==> flow/design.v <==
module wb_sdram (
        input              wb_clk_i,       
        input              wb_rst_i,       
        input      [31:0]  wb_adr_i,       
        input      [31:0]  wb_dat_i,       
        output reg [31:0]  wb_dat_o,       
        input      [3:0]   wb_sel_i,       
        input              wb_we_i,        
        input              wb_cyc_i,       
        input              wb_stb_i,       
        output reg         wb_ack_o,       
        output reg         init_done,      
        output reg         sdram_ras_n,    
        output reg         sdram_cas_n,    
        output reg         sdram_we_n,     
        output reg [10:0]  sdram_addr,     
        output reg [1:0]   sdram_ba,       
        inout      [31:0]  sdram_dq,       
        output reg         sdram_cs_n,     
        output reg [3:0]   sdram_dm,       
        output reg         sdram_cke       
    );
    parameter CLK_CYCLE_NS        = 28;       
    parameter POWERON_DELAY_NS    = 200000;   
    parameter REFRESH_INTERVAL_NS = 15000;    
    parameter T_RC   = 3+1;  
    parameter T_RP   = 1+1;  
    parameter T_WR   = 2+1;  
    parameter T_MRD  = 2+1;  
    parameter T_RFC  = 3+1;  
    parameter T_RCD  = 1+1;  
    parameter T_RRD  = 1+1;  
    parameter CL     = 3+1;  
    reg [31:0] counter;
    reg [31:0] counter_refresh;
    reg [4:0]  stage;
    reg [31:0] sdram_dq_r;    
    reg        sdram_dq_ie;   
    assign     sdram_dq = sdram_dq_ie ? sdram_dq_r : 32'bz;
    wire           req_valid = wb_cyc_i & wb_stb_i;
    wire           req_write = wb_we_i;
    wire   [3:0]   req_wstrb = wb_we_i ? wb_sel_i : 4'b0;
    wire  [31:0]   req_addr  = wb_adr_i;
    wire  [31:0]   req_wdata = wb_dat_i;
    always @ (posedge wb_clk_i or posedge wb_rst_i) begin
        if (wb_rst_i) begin
            counter     <= 0;
            counter_refresh <= 0;
            stage       <= 0;
            wb_dat_o    <= 0;
            wb_ack_o    <= 0;
            init_done   <= 0;
            sdram_ras_n <= 1;
            sdram_cas_n <= 1;
            sdram_we_n  <= 1;
            sdram_addr  <= 11'b0;
            sdram_cs_n  <= 1;
            sdram_ba    <= 2'b0;
            sdram_dm    <= 4'b1111;
            sdram_cke   <= 0;
            sdram_dq_r  <= 0;
            sdram_dq_ie <= 0;
        end
        else begin
            counter_refresh <= counter_refresh + 1;
            if (stage == 0) begin
                sdram_cke    <= 1;
                sdram_cs_n   <= 0;
                sdram_ras_n  <= 1;
                sdram_cas_n  <= 1;
                sdram_we_n   <= 1;
                sdram_dm     <= 4'b1111;
                if (counter < POWERON_DELAY_NS/CLK_CYCLE_NS) begin
                    counter <= counter + 1;
                end
                else begin
                    counter <= 0;
                    stage <= 1;
                end
            end
            else if (stage == 1) begin
                if (counter == 0) begin
                    sdram_cke    <= 1;
                    sdram_addr[10] <= 1;
                    sdram_cs_n   <= 0;
                    sdram_ras_n  <= 0;
                    sdram_cas_n  <= 1;
                    sdram_we_n   <= 0;
                end
                else begin
                    sdram_cke    <= 1;
                    sdram_cs_n   <= 0;
                    sdram_ras_n  <= 1;
                    sdram_cas_n  <= 1;
                    sdram_we_n   <= 1;
                end
                if (counter < T_RP) begin
                    counter <= counter + 1;
                end
                else begin
                    counter <= 0;
                    stage <= 2;
                end
            end
            else if (stage == 2) begin
                if (counter == 0) begin
                    sdram_cke    <= 1;
                    sdram_cs_n   <= 0;
                    sdram_ras_n  <= 0;
                    sdram_cas_n  <= 0;
                    sdram_we_n   <= 1;
                end
                else if (counter == T_RFC) begin
                    sdram_cke    <= 1;
                    sdram_cs_n   <= 0;
                    sdram_ras_n  <= 0;
                    sdram_cas_n  <= 0;
                    sdram_we_n   <= 1;
                end
                else begin
                    sdram_cke    <= 1;
                    sdram_cs_n   <= 0;
                    sdram_ras_n  <= 1;
                    sdram_cas_n  <= 1;
                    sdram_we_n   <= 1;
                end
                if (counter < T_RFC*2) begin
                    counter <= counter + 1;
                end
                else begin
                    counter <= 0;
                    stage <= 3;
                end
            end
            else if (stage == 3) begin
                if (counter == 0) begin
                    sdram_cke    <= 1;
                    sdram_cs_n   <= 0;
                    sdram_ras_n  <= 0;
                    sdram_cas_n  <= 0;
                    sdram_we_n   <= 0;
                    sdram_ba       <= 2'b00;
                    sdram_addr[10] <= 1'b0;
                    sdram_addr[9]  <= 1;           
                    sdram_addr[8:7]<= 2'b00;
                    sdram_addr[6:4]<= 3'b011;      
                    sdram_addr[3]  <= 1'b0;
                    sdram_addr[2:0]<= 3'b000;      
                end
                else begin
                    sdram_cke   <= 1;
                    sdram_cs_n  <= 0;
                    sdram_ras_n <= 1;
                    sdram_cas_n <= 1;
                    sdram_we_n  <= 1;
                end
                if (counter < T_MRD) begin
                    counter <= counter + 1;
                end
                else begin
                    counter <= 0;
                    counter_refresh <= 0;
                    stage <= 4;
                    init_done <= 1;
                end
            end
            else if (stage == 4) begin
                wb_ack_o <= 0;
                sdram_dq_ie <= 0;
                if (counter_refresh > REFRESH_INTERVAL_NS/CLK_CYCLE_NS) begin
                    counter <= 0;
                    counter_refresh <= 0;
                    stage <= 5;
                end
                else if (req_valid) begin
                    if (req_write) begin
                        counter <= 0;
                        stage <= 7;  
                    end
                    else begin
                        counter <= 0;
                        stage <= 6;  
                    end
                end
                else begin
                    sdram_cke   <= 1;
                    sdram_cs_n  <= 0;
                    sdram_ras_n <= 1;
                    sdram_cas_n <= 1;
                    sdram_we_n  <= 1;
                end
            end
            else if (stage == 5) begin
                if (counter == 0) begin
                    sdram_cke   <= 1;
                    sdram_addr[10] <= 1;
                    sdram_cs_n  <= 0;
                    sdram_ras_n <= 0;
                    sdram_cas_n <= 1;
                    sdram_we_n  <= 0;
                    sdram_dm    <= 4'b0000;
                end
                else if (counter == T_RP) begin
                    sdram_cke   <= 1;
                    sdram_cs_n  <= 0;
                    sdram_ras_n <= 0;
                    sdram_cas_n <= 0;
                    sdram_we_n  <= 1;
                end
                else begin
                    sdram_cke   <= 1;
                    sdram_cs_n  <= 0;
                    sdram_ras_n <= 1;
                    sdram_cas_n <= 1;
                    sdram_we_n  <= 1;
                end
                if (counter < T_RP+T_RFC) begin
                    counter <= counter + 1;
                end
                else begin
                    counter <= 0;
                    stage   <= 4;
                end
            end
            else if (stage == 6) begin
                if (counter == 0) begin
                    sdram_cke   <= 1;
                    sdram_ba    <= req_addr[3:2];
                    sdram_addr  <= req_addr[22:12];
                    sdram_cs_n  <= 0;
                    sdram_ras_n <= 0;
                    sdram_cas_n <= 1;
                    sdram_we_n  <= 1;
                    sdram_dm    <= 4'b0000;
                end
                else if (counter == T_RCD) begin
                    sdram_cke   <= 1;
                    sdram_dm    <= 4'b0000;
                    sdram_ba    <= req_addr[3:2];
                    sdram_addr[10] <= 1;                   
                    sdram_addr[9:8]  <= req_addr[24:23];   
                    sdram_addr[7:0] <= req_addr[11:4];
                    sdram_cs_n  <= 0;
                    sdram_ras_n <= 1;
                    sdram_cas_n <= 0;
                    sdram_we_n  <= 1;
                    sdram_dq_ie <= 0;  
                end
                else if (counter == T_RCD+CL) begin
                    wb_dat_o    <= sdram_dq;
                    wb_ack_o    <= 1;
                end
                else begin
                    wb_ack_o    <= 0;
                    sdram_cke   <= 1;
                    sdram_cs_n  <= 0;
                    sdram_ras_n <= 1;
                    sdram_cas_n <= 1;
                    sdram_we_n  <= 1;
                end
                if (counter < T_RCD+CL+T_RP) begin
                    counter <= counter + 1;
                end
                else begin
                    counter <= 0;
                    wb_ack_o <= 0;
                    stage   <= 4;
                end
            end
            else if (stage == 7) begin
                if (counter == 0) begin
                    sdram_cke   <= 1;
                    sdram_ba    <= req_addr[3:2];
                    sdram_addr  <= req_addr[22:12];
                    sdram_cs_n  <= 0;
                    sdram_ras_n <= 0;
                    sdram_cas_n <= 1;
                    sdram_we_n  <= 1;
                    sdram_dm    <= ~req_wstrb;
                end
                else if (counter == T_RCD) begin
                    sdram_cke   <= 1;
                    sdram_dm    <= ~req_wstrb;
                    sdram_ba    <= req_addr[3:2];
                    sdram_addr[10] <= 1;
                    sdram_addr[9:8]  <= req_addr[24:23];  
                    sdram_addr[7:0] <= req_addr[11:4];
                    sdram_cs_n  <= 0;
                    sdram_ras_n <= 1;
                    sdram_cas_n <= 0;
                    sdram_we_n  <= 0;
                    sdram_dq_ie <= 1;
                    sdram_dq_r  <= req_wdata;
                    wb_ack_o    <= 1;
                end
                else begin
                    wb_ack_o    <= 0;
                    sdram_cke   <= 1;
                    sdram_cs_n  <= 0;
                    sdram_ras_n <= 1;
                    sdram_cas_n <= 1;
                    sdram_we_n  <= 1;
                end
                if (counter < T_RCD+T_WR+T_RP) begin
                    counter <= counter + 1;
                end
                else begin
                    counter <= 0;
                    wb_ack_o <= 0;
                    sdram_dq_ie <= 0;
                    stage   <= 4;
                end
            end
        end
    end
endmodule
# Step by step through the tools: wb_sdram
# What the tools print for wb_sdram, step after step.
# Line numbers count from 1 in the design file above.
# Operators carry their Yosys type and port widths (W data, S select, Z words).
# Library cell names are shortened.
# The mark - stands for no value.
# design
design,wb_sdram
clock_port,wb_clk_i
cell_library,sky130hd
lib_corner,tt_025C_1v80

# Elaborated design
# Source: Yosys, flattened and elaborated, memories not mapped. Widths are those after wreduce. Registers that Yosys merges into a memory's read port (data or address) are not register bits. Print and check cells do not count. Equal cells are merged and count once.
# word_totals
register_bits,158
latchBits,0
ramBits,0
rom_bits,0
clocked_rd_ports_x_width,0
mem_count,0
# op_classes
n_addsub,2
n_mul,0
div_mod_pow,0
n_cmp,7
n_eq,40
n_shift,0
n_mux,198
n_logic,12
reduce_logical,19
# op_table
cell,count
$mux W32,24
$mux W1,119
$mux W5,17
$add A32 B1 Y32 const B,2
$lt A32 B2 Y1 const B,2
$lt A32 B3 Y1 const B,2
$eq A32 B3 Y1 const B,2
$mux W4,14
$mux W3,16
$gt A32 B10 Y1 const B,1
$lt A32 B13 Y1 const B,1
$eq A32 B2 Y1 const B,1
$lt A32 B4 Y1 const B,1
$logic_not A32 Y1,1
$reduce_and A10 Y1,3
$eq A5 B3 Y1 const B,4
$ne A2 B2 Y1 const B,9
$reduce_and A9 Y1,2
$ne A4 B4 Y1 const B,4
$mux W2,8
$ne A3 B3 Y1 const B,5
$ne A7 B7 Y1 const B,2
$reduce_and A7 Y1,2
$ne A6 B6 Y1 const B,2
$not A1 Y1,10
$ne A10 B8 Y1 const B,1
$eq A5 B2 Y1 const B,2
$reduce_and A5 Y1,2
# Not listed: further kinds 15, cells in them 19.

# Longest topological paths
# Depth = most cells in a row (Yosys ltp): at word level without a register or memory, in the mapped netlist without a sequential cell, where the memories' decode and read muxes count.
# logic_depth
depth_word,12
abc_area,0
ltp_mapped,10
depth_no_buf,7

# Netlist
# Yosys stat after the flow's synthesis: flattened, memories mapped to cells. It holds for the ABC_AREA given above (unset counts as 0); a run with the other value may have another netlist.
# mapped
cell_count,682
area_um2,7330.8
seqArea_um2,4015.1
ffs,160
buf_cells,31
# types
cell,count
dfrtp_1,151
mux2_2,67
nor2_1,75
dfstp_2,9
xnor2_1,26
nand3_1,41
nand2_1,53
mux2i_1,14
and2_1,20
o21ai_0,25
nand4_1,16
nor3_1,19
clkbuf_1,24
nor4_1,14
or4_1,11
a21oi_1,14
xor2_1,8
inv_1,16
# Not listed: further types 39, cells in them 79.

# Path before layout
# Source: OpenSTA report_checks on the synthesized netlist (no wires, ideal clock, input and output delay 20% of the period each), path of least setup slack; recovery checks are left aside. Register names are those of the netlist, which keeps one name where synthesis merged equal registers.
# synth_timing
kind,register to register
startpoint,register counter[27]
endpoint,register counter[3]
period_ps,3060
t_first_pin_ps,0
arrival_ps,2341
setup_slack_ps,650
delay_ps,2410
path_stages,9
path_buffers,2
period_less_setup_slack_ps,2410
# "delay_ps" = arrival - input delay + setup time.
# "path_stages" counts driving pins, that of a launching flip-flop among them; a cell with two outputs on the path counts twice.
# "period_less_setup_slack_ps" is the clock period less the worst setup slack; recovery checks do not enter. This is arithmetic on one report: input and output delays are still those of the set period (20% each).
# Between the ends stands the longest chain of elaborated cells between them, by number of cells; it is not shown to be the way that was timed. Of several equally long chains one is given.
# Each line given opens the expression or statement behind the cell; cells for indexed reads and writes are added by Yosys, which also makes memories of some case tables.
# At most two assigning lines are given for a register; there are more.
# synth_via
cell_sequence,dfrtp_1 nor4_2 nand4_1 or4_1 buf_2 a221o_1 buf_2 or4_1 nand3_1
elab_chain_cells,10
cells_between,20
classes_between,compare: 6; mux: 14
# synth_rtl
item,line_no,text
from (decl),34,reg [31:0] counter;
from (assign),74,counter <= counter + 1;
from (assign),98,counter <= counter + 1;
$lt A32 B3 Y1,304,if (counter < T_RCD+T_WR+T_RP) begin
$mux W32,304,
$mux W32,270,else if (stage == 7) begin
$mux W32,225,else if (stage == 6) begin
$mux W32,193,else if (stage == 5) begin
$mux W32,167,else if (stage == 4) begin
$mux W32,135,else if (stage == 3) begin
$mux W32,105,else if (stage == 2) begin
$mux W32,81,else if (stage == 1) begin
$mux W32,66,if (stage == 0) begin
to (assign),74,
to (assign),98,
to (decl),34,

# Path in the finished layout
# From the final timing report of job 1: the path of least setup slack in the routed layout; clock arrival at registers is part of the times.
# The report prints the path's times to 10 ps; the period is as set.
# layout_timing
kind,register to register
startpoint,register counter[23]
endpoint,register counter[3]
period_ps,3570
t_first_pin_ps,440
arrival_ps,3250
setup_slack_ps,680
path_stages,7
path_buffers,0
# Between the ends stands the longest chain of elaborated cells between them, by number of cells; it is not shown to be the way that was timed. Of several equally long chains one is given.
# At most two assigning lines are given for a register; there are more.
# layout_via
cell_sequence,dfrtp_1 nor4_1 nand4_1 or4_1 a221o_1 or4_1 nand3_1
elab_chain_cells,10
cells_between,20
classes_between,compare: 6; mux: 14
# layout_rtl
item,line_no,text
from (decl),34,reg [31:0] counter;
from (assign),74,counter <= counter + 1;
from (assign),98,counter <= counter + 1;
$lt A32 B3 Y1,304,if (counter < T_RCD+T_WR+T_RP) begin
$mux W32,304,
$mux W32,270,else if (stage == 7) begin
$mux W32,225,else if (stage == 6) begin
$mux W32,193,else if (stage == 5) begin
$mux W32,167,else if (stage == 4) begin
$mux W32,135,else if (stage == 3) begin
$mux W32,105,else if (stage == 2) begin
$mux W32,81,else if (stage == 1) begin
$mux W32,66,if (stage == 0) begin
to (assign),74,
to (assign),98,
to (decl),34,

# Module wb_sdram, platform sky130hd: 2 stored runs of the flow (Yosys, OpenROAD) with differing settings, in no particular order. Input and output delays are each 20% of the period that was set; the output load is 0.01 pF.
# "clock_period_reached_ps": clock period set for the run, less the worst setup slack. It is reckoned from that one timing run; input and output delays stay at 20% of the period that was set.
# By "timing.worst_path_ps" is meant the share of the clock period that the worst setup path is allowed (20% is reserved at inputs, 20% at outputs), minus its slack. Clock arrival times at its registers enter into it.
# "timing.worst_path_ps" is given in steps of 10 ps.
# Among the settings, . means not set for that run.
# A result given as . is not shown for that run.
run,period_ns,CORE_UTILIZATION,PLACE_DENSITY_LB_ADDON,CORE_MARGIN,CELL_PAD_IN_SITES_GLOBAL_PLACEMENT,TNS_END_PERCENT,ABC_AREA,GPL_TIMING_DRIVEN,CTS_CLUSTER_DIAMETER,MIN_ROUTING_LAYER,CAP_MARGIN,SLEW_MARGIN,SETUP_SLACK_MARGIN,CORE_ASPECT_RATIO,CELL_PAD_IN_SITES_DETAIL_PLACEMENT,MAX_ROUTING_LAYER,clock_period_reached_ps,total_negative_slack_ps,total_die_area_um2,timing.setup.ws_ps,final_stdcell_area_um2,timing.worst_path_ps,critical_path_kind,worst_hold_slack_ps,yosys_chip_area_um2
job 1,3.57,25,0.16,4,3,15,0,1,75,met2,20,20,.,.,.,.,2892,0,32127.0,678,9614.2,2890,register to register,426,7330.8
job 2,3.06,67,0.13,2,3,.,.,.,391,met1,40,30,0.0,1.68,0,met4,.,.,.,.,.,.,.,.,.
# Job 2: no final report: placement broke off with FLW-0024
